==> flow/design.v <==
module divide_by12 (
  input [5:0] numer,
  output [2:0] quotient,
  output [3:0] remain
  );
  reg [2:0] quotient;
  reg [3:0] remain_bit3_bit2;
  assign remain = {remain_bit3_bit2, numer[1:0]};  
  always @(numer[5:2])  
  case(numer[5:2])
     0: begin quotient=0; remain_bit3_bit2=0; end
     1: begin quotient=0; remain_bit3_bit2=1; end
     2: begin quotient=0; remain_bit3_bit2=2; end
     3: begin quotient=1; remain_bit3_bit2=0; end
     4: begin quotient=1; remain_bit3_bit2=1; end
     5: begin quotient=1; remain_bit3_bit2=2; end
     6: begin quotient=2; remain_bit3_bit2=0; end
     7: begin quotient=2; remain_bit3_bit2=1; end
     8: begin quotient=2; remain_bit3_bit2=2; end
     9: begin quotient=3; remain_bit3_bit2=0; end
   10: begin quotient=3; remain_bit3_bit2=1; end
   11: begin quotient=3; remain_bit3_bit2=2; end
   12: begin quotient=4; remain_bit3_bit2=0; end
   13: begin quotient=4; remain_bit3_bit2=1; end
   14: begin quotient=4; remain_bit3_bit2=2; end
   15: begin quotient=5; remain_bit3_bit2=0; end
  endcase
endmodule  
module music (
  input CLK,
  output PIN_10,
  output USBPU   
  );
assign USBPU = 0;
reg [26:0] tone;
always @ ( posedge CLK ) begin
  tone <= tone + 1;
end
wire [5:0] fullnote = tone [26:21];
wire [2:0] octave;
wire [3:0] note;
divide_by12 divby12(.numer(fullnote[5:0]), .quotient(octave), .remain(note));
reg [8:0] clkdivider;
always @ ( note ) begin
    case(note)
      0: clkdivider = 512-1;  
      1: clkdivider = 483-1;  
      2: clkdivider = 456-1;  
      3: clkdivider = 431-1;  
      4: clkdivider = 406-1;  
      5: clkdivider = 384-1;  
      6: clkdivider = 362-1;  
      7: clkdivider = 342-1;  
      8: clkdivider = 323-1;  
      9: clkdivider = 304-1;  
      10: clkdivider = 287-1;  
      11: clkdivider = 271-1;  
      12: clkdivider = 0;  
      13: clkdivider = 0;  
      14: clkdivider = 0;  
      15: clkdivider = 0;  
    endcase
end
reg [8:0] counter_note;
always @(posedge CLK) begin
  if (counter_note==0) counter_note <= clkdivider;
  else counter_note <= counter_note-1;
end
reg [7:0] counter_octave;
always @ ( posedge CLK ) begin
  if (counter_note == 0) begin
    if(counter_octave == 0)
      counter_octave <= (octave==0?255:octave==1?127:octave==2?63:octave==3?31:octave==4?15:7);
    else
      counter_octave <= counter_octave-1;
  end
end
reg PIN_10;
always @ (posedge CLK) begin
  if (counter_note==0 && counter_octave==0) PIN_10 <= ~PIN_10;
end
endmodule
# Tool chain data of music
# What the tools print for music, step after step.
# Lines are those of the file above, counted from 1.
# Operators: Yosys type, input widths -> output width; for muxes data width and select width s.
# Cell names lack the library's common part.
# Not given: --
[inputs]
design = "music"
clock_port = "CLK"
library = "sky130hd"
pvt_corner = "tt_025C_1v80"

# Word level
# Counts by Yosys on the flattened word-level netlist (proc, flatten, opt, wreduce; memories kept). Print and check cells are left out. Cells with the same type and inputs are merged into one.
# Memory sizes are those after Yosys's memory passes, which may raise the word count (mostly to a power of two), join words into wider ones and drop unused or constant bits.
[word_totals]
inputBits = 1
regBits = 45
clocked_rd_ports_x_width = 5
memories = 2
rom_bits = 224
output_inout_bits = 2
[mem_list]
columns = ["memory", "words", "width", "read_ports", "wr", "line", "rtl"]
rows = [
  ["(name not given)", 16, 9, 1, 0, 45, "case(note)"],
  ["(name not given)", 16, 5, 1, 0, 10, "case(numer[5:2])"],
]
[classes]
addsub = 3
bitwise = 1
equal = 4
reduce_logical = 4
n_mux = 7
[op_table]
columns = ["cell", "n"]
rows = [
  ["$add 27x1->27 const B", 1],
  ["$mux 8", 2],
  ["$sub 9x1->9 const B", 1],
  ["$logic_not 9->1", 1],
  ["$mux 9", 1],
  ["$sub 8x1->8 const B", 1],
  ["$logic_not 8->1", 1],
  ["$mux 7", 1],
  ["$eq 3x2->1 const B", 2],
  ["$mux 6", 1],
  ["$mux 5", 1],
  ["$mux 4", 1],
  ["$eq 3x1->1 const B", 1],
  ["$eq 3x3->1 const B", 1],
  ["$logic_not 3->1", 1],
  ["$logic_and 1x1->1", 1],
  ["$not 1->1", 1],
]

# Depth
# Yosys ltp: most cells in a row. Word level: on the elaborated netlist, between registers, memories and ports. Mapped: between sequential cells and ports; inverters and the memories' decode and read muxes count.
[depth]
depth_word = 7
abc_area = 0
ltp_mapped = 9
depth_no_buf = 8

# Synthesis result
# Source: synth_stat.txt of the flow (Yosys; design flattened, memories mapped). It holds for the ABC_AREA given above (unset counts as 0); a run with the other value may have another netlist.
# The area totals of this step are shown rounded.
[by_type]
columns = ["type", "n"]
rows = [
  ["dfxtp_1", 41],
  ["edfxtp_1", 9],
  ["xnor2_1", 18],
  ["xor2_1", 16],
  ["ha_1", 11],
  ["nand2_1", 21],
  ["nor2_1", 19],
  ["a21oi_1", 14],
  ["inv_1", 16],
  ["nand3_1", 11],
  ["nor3_1", 8],
  ["o21ai_0", 8],
  ["nand4_2", 3],
  ["mux2i_1", 3],
  ["and3_1", 4],
  ["or3_1", 4],
  ["mux2_2", 2],
  ["nor4_4", 1],
]
# Not listed: further types 32, cells in them 44.
[synth_totals]
cell_count = 253
area_mm2 = 0.00243
flip_flops = 50
n_buf = 5
# The figures by module come from a second, unflattened synthesis with its own total; it is not the netlist above.
[hier_totals]
cells_unflattened = 247
hier_area_mm2 = 0.00231
# Each row is one instance without its submodules.
[modules]
columns = ["mod", "instances", "mod_area_mm2", "n_cells"]
rows = [
  ["music", 1, 0.00211, 221],
  ["divide_by12", 1, 0.000208, 26],
]

# Path before layout
# OpenSTA on the mapped netlist: ideal clock, no wires. The path of least setup slack (recovery checks aside). Input and output delay are each 20% of the period. Register names are those of the netlist, which keeps one name where synthesis merged equal registers.
[synth_path]
kind = "register to register"
from = "reg tone[2]"
to = "reg (name not given)"
driving_pins = 8
path_buffers = 0
tclk_ps = 2640
arrival_ps = 2208
setup_ps = 116
setup_slack_ps = 316
delay_ps = 2324
t_first_pin_ps = 0
period_less_setup_slack_ps = 2324
# "delay_ps" is the arrival time less input delay plus setup time.
# "driving_pins": output pins that drive a net of the path, with the launching flip-flop's if there is one; two outputs of one cell count as two.
# "period_less_setup_slack_ps" = period - worst setup slack (recovery checks aside). The figure is calculated, with input and output delays left at 20% of the set period.
# The rows between start and end are the longest chain of elaborated cells between them; the timing report does not say that the signal goes this way. Where chains are equally long, one stands for them.
# A line is the first line of the expression or statement that the cell stems from. Yosys adds cells for indexed reads and writes and turns some case tables into memories.
[synth_via]
cell_sequence = "dfxtp_1 -> nand3_1 -> nor4_4 -> nand4_1 -> xor2_2 -> clkinv_1 -> or4_1 -> o211a_1"
elab_chain_len = 1
cone_cells = 1
lines_between = 1
classes_between = "add/sub: 1"
[synth_rtl]
columns = ["item", "line", "rtl"]
rows = [
  ["start, declared", 35, "reg [26:0] tone;"],
  ["start, assigned", 37, "tone <= tone + 1;"],
  ["$add 27x1->27", 37, ""],
]

# Timing after layout
# Path of least setup slack in the final report of run A (OpenROAD, finished layout, wires in). Where an end is a register, its clock arrival counts in the times.
# The path's times are printed in steps of 10 ps; the period is the one set.
[layout_path]
kind = "register to register"
from = "reg tone[5]"
to = "reg (name not given)"
path_buffers = 0
setup_slack_ps = 260
driving_pins = 8
arrival_ps = 2720
tclk_ps = 2780
t_first_pin_ps = 300
setup_ps = 100
# The rows between start and end are the longest chain of elaborated cells between them; the timing report does not say that the signal goes this way. Where chains are equally long, one stands for them.
[layout_via]
cell_sequence = "dfxtp_1 -> nand3_2 -> nor4_4 -> nand4_1 -> xor2_2 -> clkinv_1 -> or4_1 -> o211a_1"
elab_chain_len = 1
cone_cells = 1
lines_between = 1
classes_between = "add/sub: 1"
[layout_rtl]
columns = ["item", "line", "rtl"]
rows = [
  ["start, declared", 35, "reg [26:0] tone;"],
  ["start, assigned", 37, "tone <= tone + 1;"],
  ["$add 27x1->27", 37, ""],
]

# Design music on sky130hd. What follows are 2 stored runs of the flow, each under its own settings; their order means nothing. The constraints put input and output delay at 20% of the set period each and load the outputs with 0.01 pF.
# "fin_power_uw" is the tool's figure for a default switching activity; nothing was simulated.
# The results are shown rounded.

[[run]]
name = "run A"
[run.settings]
period_ns = 2.78
CORE_UTILIZATION = 38
PLACE_DENSITY_LB_ADDON = 0.04
CORE_ASPECT_RATIO = 1.26
CORE_MARGIN = 2
CELL_PAD_IN_SITES_DETAIL_PLACEMENT = 1
ABC_AREA = 0
GPL_TIMING_DRIVEN = 0
GPL_ROUTABILITY_DRIVEN = 1
CTS_CLUSTER_DIAMETER = 150
SLEW_MARGIN = 30
MAX_ROUTING_LAYER = "met4"
CAP_MARGIN = 20
[run.results]
fin_power_uw = 1210
synthesis_area_mm2 = 0.00243
worst_setup_slack_ps = 262
final_die_area_mm2 = 0.00705
fin_util_pct = 43.2

[[run]]
name = "run B"
[run.settings]
period_ns = 2.08
CORE_UTILIZATION = 65
PLACE_DENSITY_LB_ADDON = 0.16
CORE_ASPECT_RATIO = 1.01
CORE_MARGIN = 8
CELL_PAD_IN_SITES_DETAIL_PLACEMENT = 0
GPL_TIMING_DRIVEN = 0
CTS_CLUSTER_SIZE = 15
SLEW_MARGIN = 35
MAX_ROUTING_LAYER = "met4"
CAP_MARGIN = 20
[run.results]
fin_power_uw = 1520
synthesis_area_mm2 = 0.00243
worst_setup_slack_ps = -90
fin_util_pct = 82.6
final_die_area_mm2 = 0.00595
